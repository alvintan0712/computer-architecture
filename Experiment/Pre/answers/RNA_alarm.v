==> flow/design.v <==
`timescale 1ns / 1ps
module RSA_alarm(
    input clk,
    input reset,
    input [7:0] base,
    output danger,
    output reg [3:0] counter
    );
    reg [7:0] s[0:5];
    reg halt;
    assign hit = {s[0], s[1], s[2], s[3], s[4], s[5]} == "ATATGC" && base == "G";
    assign danger = halt || hit;
    always @(posedge clk, posedge reset) begin
        if (reset) begin
            s[0] <= 0;
            s[1] <= 0;
            s[2] <= 0;
            s[3] <= 0;
            s[4] <= 0;
            s[5] <= 0;
            halt <= 0;
            counter <= 0;
        end else if (halt) begin
            s[0] <= s[0];
            s[1] <= s[1];
            s[2] <= s[2];
            s[3] <= s[3];
            s[4] <= s[4];
            s[5] <= s[5];
            halt <= halt;
            counter <= counter;
        end else begin
            s[0] <= s[1];
            s[1] <= s[2];
            s[2] <= s[3];
            s[3] <= s[4];
            s[4] <= s[5];
            s[5] <= base;
            halt <= counter == 6 && hit;
            counter <= hit ? counter + 1 : counter;
        end
    end
endmodule
**From RTL to reports: RSA_alarm**

The steps from the RTL of RSA_alarm to its reports follow in flow order.
Lines are those of the file above, counted from 1.
Operators: Yosys type, input widths -> output width; for muxes data width and select width s.
Not given: --

- Top: RSA_alarm
- Clock port: clk
- Cell library: sky130hd
- Library corner: tt_025C_1v80

**Word level**

Counts by Yosys on the flattened word-level netlist (proc, flatten, opt, wreduce). Print and check cells are left out. Cells with the same type and inputs are merged into one.

- Cells after elaboration: 18
- Register bits after elaboration: 53
- Input bits: 10

- Reduce/logical cells: 4
- $add $sub $neg: 1
- Multiplexer cells: 1
- Eq/ne operators: 3
- Bitwise logic cells: 1

Operators by type and width:

| kind | number |
|---|---|
| $eq 48x47->1 const B | 1 |
| $eq 8x7->1 const B | 1 |
| $add 4x1->4 const B | 1 |
| $eq 4x3->1 const B | 1 |
| $logic_and 1x1->1 | 2 |
| $reduce_and 2->1 | 1 |
| $logic_or 1x1->1 | 1 |
| $not 1->1 | 1 |
| $mux 1 | 1 |

**Logic depth**

Depth = most cells in a row (Yosys ltp): at word level without a register or memory, in the mapped netlist without a sequential cell, where the memories' decode and read muxes count.

- Depth after elaboration: 4
- ABC_AREA: 1
- Mapped depth: 10
- Mapped depth without buffers: 10

**Mapped cells and area**

The flow's flattened synthesis, as Yosys stat reports it; memories are mapped. The netlist is that of the ABC_AREA named above (0 if unset); the other value can give another one.

- Flip-flop cells: 53
- Cells in the netlist: 291
- Buffers: 11
- Area of sequential cells: 1326.3 um^2
- Mapped area: 2374.8 um^2

Cell types:

| type | number | total area (um^2) |
|---|---|---|
| sky130_fd_sc_hd__dfrtp_1 | 53 | 1.33E+03 |
| sky130_fd_sc_hd__nand2_1 | 116 | 435.418 |
| sky130_fd_sc_hd__o21ai_0 | 28 | 140.134 |
| sky130_fd_sc_hd__inv_1 | 26 | 97.594 |
| sky130_fd_sc_hd__nor2_1 | 26 | 97.594 |
| sky130_fd_sc_hd__nand4_1 | 7 | 43.792 |
| sky130_fd_sc_hd__nand3_1 | 7 | 35.034 |
| sky130_fd_sc_hd__nor2_4 | 3 | 33.782 |
| sky130_fd_sc_hd__clkbuf_1 | 7 | 26.275 |
| sky130_fd_sc_hd__ha_1 | 2 | 25.024 |
| sky130_fd_sc_hd__buf_2 | 4 | 20.019 |
| sky130_fd_sc_hd__nand3_2 | 2 | 20.019 |
| sky130_fd_sc_hd__nor2_2 | 3 | 18.768 |
| sky130_fd_sc_hd__nor2b_2 | 2 | 17.517 |
| sky130_fd_sc_hd__nor3_2 | 1 | 10.01 |
| sky130_fd_sc_hd__o21ai_2 | 1 | 8.758 |
| sky130_fd_sc_hd__xor2_1 | 1 | 8.758 |
| sky130_fd_sc_hd__nand2_2 | 1 | 6.256 |
| sky130_fd_sc_hd__inv_2 | 1 | 3.754 |

**Worst setup path after synthesis**

Source: OpenSTA report_checks on the synthesized netlist (no wires, ideal clock, input and output delay 20% of the period each), path of least setup slack; recovery checks are left aside. Register names are those of the netlist, which keeps one name where synthesis merged equal registers.

- Path type: flip-flop to output port
- From: register s[1][5]
- To: output port danger
- Required time: 1.296 ns
- Driving pins on the path: 9
- Time at the first pin: 0.000 ns
- Data arrival time: 1.025 ns
- External output delay: 0.324 ns
- Period: 1.62 ns
- Path delay: 1.025 ns
- Path slack: 0.271 ns
- Buffers on the path: 0
- Synthesis period reached: 1.349 ns

"path delay" = arrival - input delay + setup time.
A path that ends at an output port has no setup time.
"driving pins on the path": output pins that drive a net of the path, with the launching flip-flop's if there is one; two outputs of one cell count as two.
"synthesis period reached" = period - worst setup slack (recovery checks aside). The figure is calculated, with input and output delays left at 20% of the set period.
Between the ends stands the longest chain of elaborated cells between them, by number of cells; it is not shown to be the way that was timed. Of several equally long chains one is given.
A line is the first line of the expression or statement that the cell stems from. Yosys adds cells for indexed reads and writes and turns some case tables into memories.
At most two assigning lines are given for a register; there are more.

- Cells stage by stage: sky130_fd_sc_hd__dfrtp_1 sky130_fd_sc_hd__inv_1 sky130_fd_sc_hd__nand2_1 sky130_fd_sc_hd__nor2_1 sky130_fd_sc_hd__nor2b_2 sky130_fd_sc_hd__nand2_1 sky130_fd_sc_hd__nor2_4 sky130_fd_sc_hd__nand2_2 sky130_fd_sc_hd__nand2_1
- Cells in the longest elaborated chain: 3
- Elaborated cells between the ends (all ways): 3

Ends and longest elaborated chain, after synthesis:

| element | RTL line | text |
|---|---|---|
| start: declaration | 9 | `reg [7:0] s[0:5];` |
| start: assignment | 25 | `s[1] <= s[1];` |
| start: assignment | 34 | `s[1] <= s[2];` |
| $eq 48x47->1 | 11 | `assign hit = {s[0], s[1], s[2], s[3], s[4], s[5]} == "ATATGC" && base == "G";` |
| $logic_and 1x1->1 | 11 |  |
| $logic_or 1x1->1 | 12 | `assign danger = halt \|\| hit;` |
| end: declaration | 6 | `output danger,` |

**Timing after layout**

From the final timing report of run 1: the path of least setup slack in the routed layout; clock arrival at registers is part of the times.

- Path type: flip-flop to output port
- From: register s[1][3]
- To: output port danger
- Driving pins on the path: 9
- Period: 1.38 ns
- Path slack: -0.76 ns
- Required time: 1.10 ns
- External output delay: 0.28 ns
- Buffers on the path: 1
- Data arrival time: 1.86 ns
- Time at the first pin: 0.32 ns

Between the ends stands the longest chain of elaborated cells between them, by number of cells; it is not shown to be the way that was timed. Of several equally long chains one is given.
At most two assigning lines are given for a register; there are more.

- Cells stage by stage: sky130_fd_sc_hd__dfrtp_1 sky130_fd_sc_hd__nor2_1 sky130_fd_sc_hd__nand3_2 sky130_fd_sc_hd__nor2b_4 sky130_fd_sc_hd__nand2_4 sky130_fd_sc_hd__nor2_4 sky130_fd_sc_hd__nand2_2 sky130_fd_sc_hd__nand2_2 sky130_fd_sc_hd__buf_6
- Cells in the longest elaborated chain: 3
- Elaborated cells between the ends (all ways): 3

Ends and longest elaborated chain, post-layout:

| element | RTL line | text |
|---|---|---|
| start: declaration | 9 | `reg [7:0] s[0:5];` |
| start: assignment | 25 | `s[1] <= s[1];` |
| start: assignment | 34 | `s[1] <= s[2];` |
| $eq 48x47->1 | 11 | `assign hit = {s[0], s[1], s[2], s[3], s[4], s[5]} == "ATATGC" && base == "G";` |
| $logic_and 1x1->1 | 11 |  |
| $logic_or 1x1->1 | 12 | `assign danger = halt \|\| hit;` |
| end: declaration | 6 | `output danger,` |

==> results <==
Top module RSA_alarm; platform sky130hd; tools Yosys and OpenROAD; 2 stored runs in no particular order. Input and output delays are each 20% of the period that was set; the output load is 0.01 pF.
"achieved clock period": clock period set for the run, less the worst setup slack. It is reckoned from that one timing run; input and output delays stay at 20% of the period that was set.
"time used up by the worst setup path" is the time allowed to the run's worst setup path (the clock period less input and output delay, where it has them) less its slack. Clock arrival times count: a late capture clock shortens it, a late launch clock lengthens it.
"total power after layout" is the tool's figure for a default switching activity; nothing was simulated.

### Run 1

==> flow/run.sh <==
#!/bin/bash
# the make line also repeats the synthesis and layout settings of config.mk as NAME=value (left out here)
make -C /OpenROAD-flow-scripts/flow DESIGN_CONFIG=/design/flow/config.mk WORK_HOME=/design/flow/orfs CLKGATE_MAP_FILE= finish
==> flow/config.mk <==
export PLATFORM = sky130hd
export DESIGN_NAME = RSA_alarm
export DESIGN_NICKNAME = RSA_alarm
export VERILOG_FILES = /design/flow/design.v
export SDC_FILE = /design/flow/constraint.sdc
export NUM_CORES = 4
export LEC_CHECK = 0
export ABC_AREA = 1
export CAP_MARGIN = 40
export CELL_PAD_IN_SITES_DETAIL_PLACEMENT = 2
export CORE_MARGIN = 2
export CORE_UTILIZATION = 38
export CTS_CLUSTER_DIAMETER = 313
export CTS_CLUSTER_SIZE = 54
export GPL_ROUTABILITY_DRIVEN = 1
export PLACE_DENSITY = 0.77
export SLEW_MARGIN = 20
==> flow/constraint.sdc <==
create_clock -name core_clock -period 1.38 [get_ports {clk}]
set_input_delay 0.2760 -clock core_clock [delete_from_list [all_inputs] [get_ports {clk}]]
set_output_delay 0.2760 -clock core_clock [all_outputs]
set_load 0.01 [all_outputs]

Results of run 1:
- Area inside the die boundary: 6898.1 um^2
- Total power after layout: 2713 µW
- Yosys chip area after synthesis: 2374.8 um^2
- Utilization after routing: 54.6 %
- Achieved clock period: 2.140 ns
- Time used up by the worst setup path: 1.86 ns
- Worst setup path kind: flip-flop to output port
- Worst setup slack after layout: -0.760 ns

### Run 2

==> flow/run.sh <==
#!/bin/bash
# the make line also repeats the synthesis and layout settings of config.mk as NAME=value (left out here)
make -C /OpenROAD-flow-scripts/flow DESIGN_CONFIG=/design/flow/config.mk WORK_HOME=/design/flow/orfs CLKGATE_MAP_FILE= finish
==> flow/config.mk <==
export PLATFORM = sky130hd
export DESIGN_NAME = RSA_alarm
export DESIGN_NICKNAME = RSA_alarm
export VERILOG_FILES = /design/flow/design.v
export SDC_FILE = /design/flow/constraint.sdc
export NUM_CORES = 4
export LEC_CHECK = 0
export CAP_MARGIN = 20
export CORE_ASPECT_RATIO = 0.92
export CORE_MARGIN = 4
export CORE_UTILIZATION = 52
export CTS_CLUSTER_SIZE = 32
export MIN_ROUTING_LAYER = met1
export PLACE_DENSITY = 0.64
export SLEW_MARGIN = 20
==> flow/constraint.sdc <==
create_clock -name core_clock -period 1.57 [get_ports {clk}]
set_input_delay 0.3140 -clock core_clock [delete_from_list [all_inputs] [get_ports {clk}]]
set_output_delay 0.3140 -clock core_clock [all_outputs]
set_load 0.01 [all_outputs]

Results of run 2:
- Worst setup slack after layout: -0.339 ns
- Achieved clock period: 1.909 ns
- Area inside the die boundary: 5551.5 um^2
- Yosys chip area after synthesis: 2299.7 um^2
- Total power after layout: 2475 µW
- Utilization after routing: 73.5 %
- Time used up by the worst setup path: 1.60 ns
- Worst setup path kind: flip-flop to output port
